==> flow/design.v <==
`timescale 1ns / 1ps
module SEVEN_SEGMENT_DRIVER(
    input clk,
    input [31:0] data,
    output reg [6:0] segment_cathode,
    output reg [7:0] segment_anode,
    output segment_dp
    );
    wire clk_en;
    reg [10:0] clk_divider;
    always @(posedge clk) begin
        clk_divider <= clk_divider + 1;
    end
    assign clk_en = (clk_divider == 512);
    reg [2:0] counter;
    always @(posedge clk) begin
        if (clk_en)
            counter <= counter + 1;
    end
    always @(*) begin
        case (counter)
        3'b000: segment_anode <= 8'b11111110;
        3'b001: segment_anode <= 8'b11111101;
        3'b010: segment_anode <= 8'b11111011;
        3'b011: segment_anode <= 8'b11110111;
        3'b100: segment_anode <= 8'b11101111;
        3'b101: segment_anode <= 8'b11011111;
        3'b110: segment_anode <= 8'b10111111;
        3'b111: segment_anode <= 8'b01111111;
        endcase
    end
    reg [3:0] nibble;
    wire [3:0] n1, n2, n3, n4, n5, n6, n7, n8;
    assign n1 = data[3:0];
    assign n2 = data[7:4];
    assign n3 = data[11:8];
    assign n4 = data[15:12];
    assign n5 = data[19:16];
    assign n6 = data[23:20];
    assign n7 = data[27:24];
    assign n8 = data[31:28];
    always @(*) begin
        case (counter)
        3'b000: nibble <= n1;
        3'b001: nibble <= n2;
        3'b010: nibble <= n3;
        3'b011: nibble <= n4;
        3'b100: nibble <= n5;
        3'b101: nibble <= n6;
        3'b110: nibble <= n7;
        3'b111: nibble <= n8;
        endcase
    end
    always @(*) begin
        case (nibble)
        4'b0000: segment_cathode <= 7'b0000001;  
        4'b0001: segment_cathode <= 7'b1001111;  
        4'b0010: segment_cathode <= 7'b0010010;  
        4'b0011: segment_cathode <= 7'b0000110;  
        4'b0100: segment_cathode <= 7'b1001100;  
        4'b0101: segment_cathode <= 7'b0100100;  
        4'b0110: segment_cathode <= 7'b0100000;  
        4'b0111: segment_cathode <= 7'b0001111;  
        4'b1000: segment_cathode <= 7'b0000000;  
        4'b1001: segment_cathode <= 7'b0000100;  
        4'b1010: segment_cathode <= 7'b0001000;  
        4'b1011: segment_cathode <= 7'b1100000;  
        4'b1100: segment_cathode <= 7'b0110001;  
        4'b1101: segment_cathode <= 7'b1000010;  
        4'b1110: segment_cathode <= 7'b0110000;  
        4'b1111: segment_cathode <= 7'b0111000;  
        endcase
    end
    assign segment_dp = 1'b1;
endmodule
`timescale 1ns / 1ps
module SEVEN_SEGMENT_TOP(
    input clk_100MHz,
    input [31:0] data,
    output [7:0] AN,
    output [6:0] cathode,
    output DP
    );
    SEVEN_SEGMENT_DRIVER SEVEN_SEGMENT_DRIVER(
    .clk(clk_100MHz),
    .data(data),
    .segment_anode(AN),
    .segment_cathode(cathode),
    .segment_dp(DP)
    );
endmodule
`timescale 1ns / 1ps
module UART_BAUD_GENERATOR
    #(               
        parameter   N = 10,      
                    M = 651      
    )
    (
        input clk_100MHz,        
        input reset,             
        output tick              
    );
    reg [N-1:0] counter;         
    wire [N-1:0] next;           
    always @(posedge clk_100MHz, posedge reset)
        if(reset)
            counter <= 0;
        else
            counter <= next;
    assign next = (counter == (M-1)) ? 0 : counter + 1;
    assign tick = (counter == (M-1)) ? 1'b1 : 1'b0;
endmodule
`timescale 1ns / 1ps
module UART_RX_TOP(
    input clk_100MHz,
    input rst,
    input rx,
    output inst_rdy,
    output [7:0] AN,
    output [6:0] cathode,
    output DP
    );
    wire tick;
    wire [7:0] rx_data;
    wire rx_data_ready;
    wire [31:0] rx_word;
    UART_BAUD_GENERATOR 
        #(
            .M(3), 
            .N(2)
         ) 
        UART_BAUD_GENERATOR   
        (
            .clk_100MHz(clk_100MHz), 
            .reset(rst),
            .tick(tick)
         );
     UART_RX_UNIT
        #(
            .DBITS(8),
            .SB_TICK(16)
         )
         UART_RX_UNIT
         (
            .clk_100MHz(clk_100MHz),
            .reset(rst),
            .rx(rx),
            .sample_tick(tick),
            .data_ready(rx_data_ready),
            .data_out(rx_data)
         );
    UART_RX_WORD_BUFFER UART_RX_WORD_BUFFER
    (
        .clk_100MHz(clk_100MHz),
        .rst(rst),
        .en(rx_data_ready),
        .rx_data(rx_data),
        .rx_inst_buffer_out(rx_word),
        .inst_rdy(inst_rdy)
    );
    SEVEN_SEGMENT_TOP SEVEN_SEGMENT_TOP
    (
        .clk_100MHz(clk_100MHz),
        .data(rx_word),
        .AN(AN),
        .cathode(cathode),
        .DP(DP)
    );
endmodule
`timescale 1ns / 1ps
module UART_RX_UNIT
    #(
        parameter   DBITS = 8,           
                    SB_TICK = 16         
    )
    (
        input clk_100MHz,                
        input reset,                     
        input rx,                        
        input sample_tick,               
        output reg data_ready,           
        output [DBITS-1:0] data_out      
    );
    localparam [1:0] idle  = 2'b00,
                     start = 2'b01,
                     data  = 2'b10,
                     stop  = 2'b11;
    reg [1:0] state, next_state;         
    reg [3:0] tick_reg, tick_next;       
    reg [2:0] nbits_reg, nbits_next;     
    reg [7:0] data_reg, data_next;       
    always @(posedge clk_100MHz, posedge reset)
        if(reset) begin
            state <= idle;
            tick_reg <= 0;
            nbits_reg <= 0;
            data_reg <= 0;
        end
        else begin
            state <= next_state;
            tick_reg <= tick_next;
            nbits_reg <= nbits_next;
            data_reg <= data_next;
        end        
    always @* begin
        next_state = state;
        data_ready = 1'b0;
        tick_next = tick_reg;
        nbits_next = nbits_reg;
        data_next = data_reg;
        case(state)
            idle:
                if(~rx) begin                
                    next_state = start;
                    tick_next = 0;
                end
            start:
                if(sample_tick)
                    if(tick_reg == 7) begin
                        next_state = data;
                        tick_next = 0;
                        nbits_next = 0;
                    end
                    else
                        tick_next = tick_reg + 1;
            data:
                if(sample_tick)
                    if(tick_reg == 15) begin
                        tick_next = 0;
                        data_next = {rx, data_reg[7:1]};
                        if(nbits_reg == (DBITS-1))
                            next_state = stop;
                        else
                            nbits_next = nbits_reg + 1;
                    end
                    else
                        tick_next = tick_reg + 1;
            stop:
                if(sample_tick)
                    if(tick_reg == (SB_TICK-1)) begin
                        next_state = idle;
                        data_ready = 1'b1;
                    end
                    else
                        tick_next = tick_reg + 1;
        endcase                    
    end
    assign data_out = data_reg;
endmodule
`timescale 1ns / 1ps
module UART_RX_WORD_BUFFER(
    input clk_100MHz,
    input rst,
    input en,
    input [7:0] rx_data,
    output [31:0] rx_inst_buffer_out,
    output inst_rdy
    );
    reg [7:0] inst_buffer_0;
    reg [7:0] inst_buffer_1;
    reg [7:0] inst_buffer_2;
    reg [7:0] inst_buffer_3;
    reg [2:0] counter;
    always @(posedge clk_100MHz) begin
        if (rst) begin
            inst_buffer_0 <= 0;
            inst_buffer_1 <= 0;
            inst_buffer_2 <= 0;
            inst_buffer_3 <= 0;
        end
        else begin
            if (en) begin
                inst_buffer_0 <= rx_data;
                inst_buffer_1 <= inst_buffer_0;
                inst_buffer_2 <= inst_buffer_1;
                inst_buffer_3 <= inst_buffer_2;
            end
        end
    end
    always @(posedge clk_100MHz) begin
        if (rst)
            counter <= 0;
        else begin
            if (en) begin
                counter <= counter + 1;
                if (counter == 3'd4)
                    counter <= 1;
            end
        end
    end
assign rx_inst_buffer_out = {inst_buffer_3, inst_buffer_2, inst_buffer_1, inst_buffer_0};
assign inst_rdy = (counter == 3'd4) ? 1'b1 : 1'b0; 
endmodule
Tool chain data of UART_RX_TOP
Tool output for the design above, in the order of the flow.
Line numbers count from 1 in the design file above.
Cell names lack the library's common part.
{ "design": {"top": "UART_RX_TOP", "clock": "clk_100MHz", "cell_library": "sky130hd", "corner": "tt_025C_1v80"} }

Elaborated design
Counts by Yosys on the flattened word-level netlist (proc, flatten, opt, wreduce; memories kept). Print and check cells are left out. Cells with the same type and inputs are merged into one.
Yosys's memory passes give these memory sizes; they may raise the number of words (mostly to a power of two), join words into wider ones and drop unused or constant bits.
{ "word_totals": {"memories": 2, "rom_bits": 176, "clocked_rd_ports_x_width": 8, "ramBits": 0, "latch_bits": 0, "register_bits": 68} }
{ "op_classes": {"n_cmp": 0, "reduce_logical": 9, "div_mod_pow": 0, "n_shift": 0, "muxes": 35, "n_addsub": 6, "eq_ne": 26, "n_mul": 0, "logic": 2} }
{ "mem_list": {"columns": ["name", "size", "width", "rd", "write_ports", "line", "source"], "rows": [
  ["(name not given)", 16, 7, 1, 0, 55, "case (nibble)"],
  ["(name not given)", 8, 8, 1, 0, 21, "case (counter)"]
]} }
{ "op_table": {"columns": ["cell", "count"], "rows": [
  ["case mux 4 bit (select 8 bit)", 1],
  ["two-way mux 4 bit", 7],
  ["two-way mux 8 bit", 3],
  ["two-way mux 3 bit", 7],
  ["equality test 3 bit with constant B", 6],
  ["two-way mux 2 bit", 9],
  ["case mux 4 bit (select 4 bit)", 1],
  ["!= test 2 bit with constant B", 6],
  ["adder 11 x 1 -> 11 bit with constant B", 1],
  ["equality test 11 x 10 -> 1 bit with constant B", 1],
  ["adder 3 x 1 -> 3 bit with constant B", 3],
  ["!= test 2 x 1 -> 1 bit with constant B", 4],
  ["AND reduction 8 bit", 1],
  ["case mux 2 bit (select 4 bit)", 1],
  ["equality test 2 bit with constant B", 3],
  ["equality test 3 x 2 -> 1 bit with constant B", 2],
  ["OR reduction 3 bit", 2],
  ["AND reduction 6 bit", 1],
  ["case mux 3 bit (select 2 bit)", 1],
  ["AND reduction 5 bit", 1],
  ["adder 4 x 1 -> 4 bit with constant B", 1],
  ["equality test 4 x 3 -> 1 bit with constant B", 1],
  ["equality test 4 bit with constant B", 1],
  ["two-way mux 1 bit", 4],
  ["equality test 3 x 1 -> 1 bit with constant B", 1],
  ["logical NOT 3 bit", 1],
  ["AND reduction 3 bit", 1],
  ["NOT 1 bit", 2]
]} }
Other operator kinds: 5; their cells: 5.

Longest topological paths
Longest topological path by Yosys (ltp), each cell counted once; first at word level (registers and memories cut), then after technology mapping (sequential cells cut; the memories' decode and read muxes count).
{ "depth": {"depth_word": 5, "abc_area": 1, "mapped_depth": 16, "ltp_nobuf": 15} }

Mapped cells and area
The flow's flattened synthesis, as Yosys stat reports it; memories are mapped. The netlist is that of the ABC_AREA named above (0 if unset); the other value can give another one.
{ "types": {"columns": ["cell", "count", "area_total_um2"], "rows": [
  ["dfxtp_1", 54, 1.08E+03],
  ["dfrtp_1", 20, 500.48],
  ["nand2_1", 96, 360.346],
  ["nor2_1", 71, 266.506],
  ["nand3_1", 49, 245.235],
  ["ha_1", 19, 237.728],
  ["o21ai_0", 44, 220.211],
  ["inv_1", 48, 180.173],
  ["a21oi_1", 20, 100.096],
  ["buf_6", 8, 90.086],
  ["edfxtp_1", 3, 90.086],
  ["xor2_1", 6, 52.55],
  ["nand2_2", 8, 50.048],
  ["nand2_4", 4, 45.043],
  ["dfstp_2", 1, 26.275],
  ["nor2_2", 4, 25.024],
  ["clkbuf_1", 6, 22.522],
  ["nand4_4", 1, 21.27]
]} }
Not listed: further types 23, cells in them 33.
{ "synth_totals": {"buffers": 17, "synth_area_um2": 3858.7, "cells": 495, "ff_cells": 78} }

Path before layout
OpenSTA on the mapped netlist: ideal clock, no wires. The path of least setup slack (recovery checks aside). Input and output delay are each 20% of the period. Register names are those of the netlist, which keeps one name where synthesis merged equal registers.
{ "synth_path": {"path_type": "register to output", "from": "register SEVEN_SEGMENT_TOP.SEVEN_SEGMENT_DRIVER.counter[1]", "to": "output cathode[4]", "tclk_ns": 3.76, "driving_pins": 14, "n_path_buf": 1, "arrival_time_ns": 1.989, "required_time_ns": 3.008, "t_first_pin_ns": 0.000, "delay_ns": 1.989, "setup_slack_ns": 1.019, "period_less_setup_slack_ns": 2.741} }
"delay_ns" is the arrival time less input delay plus setup time.
At an output port there is no setup time.
"driving_pins": output pins that drive a net of the path, with the launching flip-flop's if there is one; two outputs of one cell count as two.
"period_less_setup_slack_ns" = period - worst setup slack (recovery checks aside). The figure is calculated, with input and output delays left at 20% of the set period.
The rows between start and end are the longest chain of elaborated cells between them; the timing report does not say that the signal goes this way. Where chains are equally long, one stands for them.
Each line given opens the expression or statement behind the cell; cells for indexed reads and writes are added by Yosys, which also makes memories of some case tables.
The chain passes a memory read, where the word-level depth is cut; so it can be longer than that depth.
{ "synth_between": {"cell_sequence": "edfxtp_1 > inv_1 > ha_1 > buf_6 > nor2_4 > nand2_4 > nand2_1 > nor2_1 > nand2_1 > nand2_1 > ha_1 > inv_1 > nand3_1 > o21ai_0", "elab_chain_cells": 3, "cells_between": 10, "classes_between": "eq/ne (7); mux (1); reduce/logical (1); memory (1)"} }
{ "synth_lines": {"columns": ["item", "line", "source"], "rows": [
  ["start, declared", 15, "reg [2:0] counter;"],
  ["start, assigned", 18, "counter <= counter + 1;"],
  ["equality test 3 bit", 43, "case (counter)"],
  ["case mux 4 bit (select 8 bit)", 43, null],
  ["memory read (16 x 7 bit)", 55, "case (nibble)"],
  ["end, declared", 120, "output [6:0] cathode,"]
]} }

Timing after layout
From the final timing report of run 1: the path of least setup slack in the routed layout; clock arrival at registers is part of the times.
{ "layout_path": {"path_type": "register to output", "from": "register SEVEN_SEGMENT_TOP.SEVEN_SEGMENT_DRIVER.counter[2]", "to": "output cathode[3]", "setup_slack_ns": 1.25, "n_path_buf": 1, "required_time_ns": 4.56, "tclk_ns": 5.7, "t_first_pin_ns": 0.36, "arrival_time_ns": 3.31, "driving_pins": 17} }
The rows between start and end are the longest chain of elaborated cells between them; the timing report does not say that the signal goes this way. Where chains are equally long, one stands for them.
The chain passes a memory read, where the word-level depth is cut; so it can be longer than that depth.
{ "layout_between": {"cell_sequence": "edfxtp_1 > inv_2 > ha_1 > nand2_1 > nand2_1 > inv_1 > nand2_1 > nor2_1 > nand2_1 > nand2_1 > inv_1 > ha_1 > nand3_1 > nand2_1 > nand2_1 > nand2_1 > clkdlybuf4s50_1", "elab_chain_cells": 3, "cells_between": 10, "classes_between": "eq/ne (7); mux (1); reduce/logical (1); memory (1)"} }
{ "layout_lines": {"columns": ["item", "line", "source"], "rows": [
  ["start, declared", 15, "reg [2:0] counter;"],
  ["start, assigned", 18, "counter <= counter + 1;"],
  ["equality test 3 bit", 43, "case (counter)"],
  ["case mux 4 bit (select 8 bit)", 43, null],
  ["memory read (16 x 7 bit)", 55, "case (nibble)"],
  ["end, declared", 120, "output [6:0] cathode,"]
]} }

Data sheet: physical implementation of UART_RX_TOP

Below are 2 stored runs of the flow (Yosys, OpenROAD; platform sky130hd) on UART_RX_TOP, each with its settings and what was measured, unordered. Constraints: input delay and output delay 20% of the set period each, output load 0.01 pF.
"achieved_period_ns" means the clock period less the worst setup slack. The figure is calculated, with input and output delays left at 20% of the set period.
"worst_path_ns" is the time allowed to the run's worst setup path (the clock period less input and output delay, where it has them) less its slack. Clock arrival times count: a late capture clock shortens it, a late launch clock lengthens it.
"design_power_mw" is the tool's figure for a default switching activity; nothing was simulated.
[
  {
    "run": "run 1",
    "settings": { "period_ns": 5.7, "CORE_UTILIZATION": 44, "PLACE_DENSITY_LB_ADDON": 0.24, "CORE_ASPECT_RATIO": 1.07, "CELL_PAD_IN_SITES_DETAIL_PLACEMENT": 1, "TNS_END_PERCENT": 10, "ABC_AREA": 1, "CTS_CLUSTER_SIZE": 71, "CAP_MARGIN": 20, "CORE_MARGIN": 2, "SLEW_MARGIN": 20 },
    "results": { "yosys_chip_area_um2": 3858.7, "dieArea_um2": 9535.2, "finish.stdcell_area_um2": 4254.1, "finalUtil_pct": 49.6, "fin_ws_ns": 1.247, "tns_setup_ns": 0.000, "holdWs_ns": 0.441, "design_power_mw": 1.168, "achieved_period_ns": 4.453, "worst_path_ns": 3.31, "critical_path_type": "register to output" }
  },
  {
    "run": "run 2",
    "settings": { "period_ns": 2.65, "CORE_UTILIZATION": 72, "PLACE_DENSITY_LB_ADDON": 0.11, "CORE_MARGIN": 2, "GPL_ROUTABILITY_DRIVEN": 0, "CAP_MARGIN": 15, "SLEW_MARGIN": 20 },
    "results": { "yosys_chip_area_um2": 3654.8, "dieArea_um2": 5661.8, "finish.stdcell_area_um2": 4448.0, "finalUtil_pct": 92.3, "fin_ws_ns": -0.926, "tns_setup_ns": -5.754, "holdWs_ns": 0.465, "design_power_mw": 2.661, "achieved_period_ns": 3.576, "worst_path_ns": 3.05, "critical_path_type": "register to output" }
  }
]
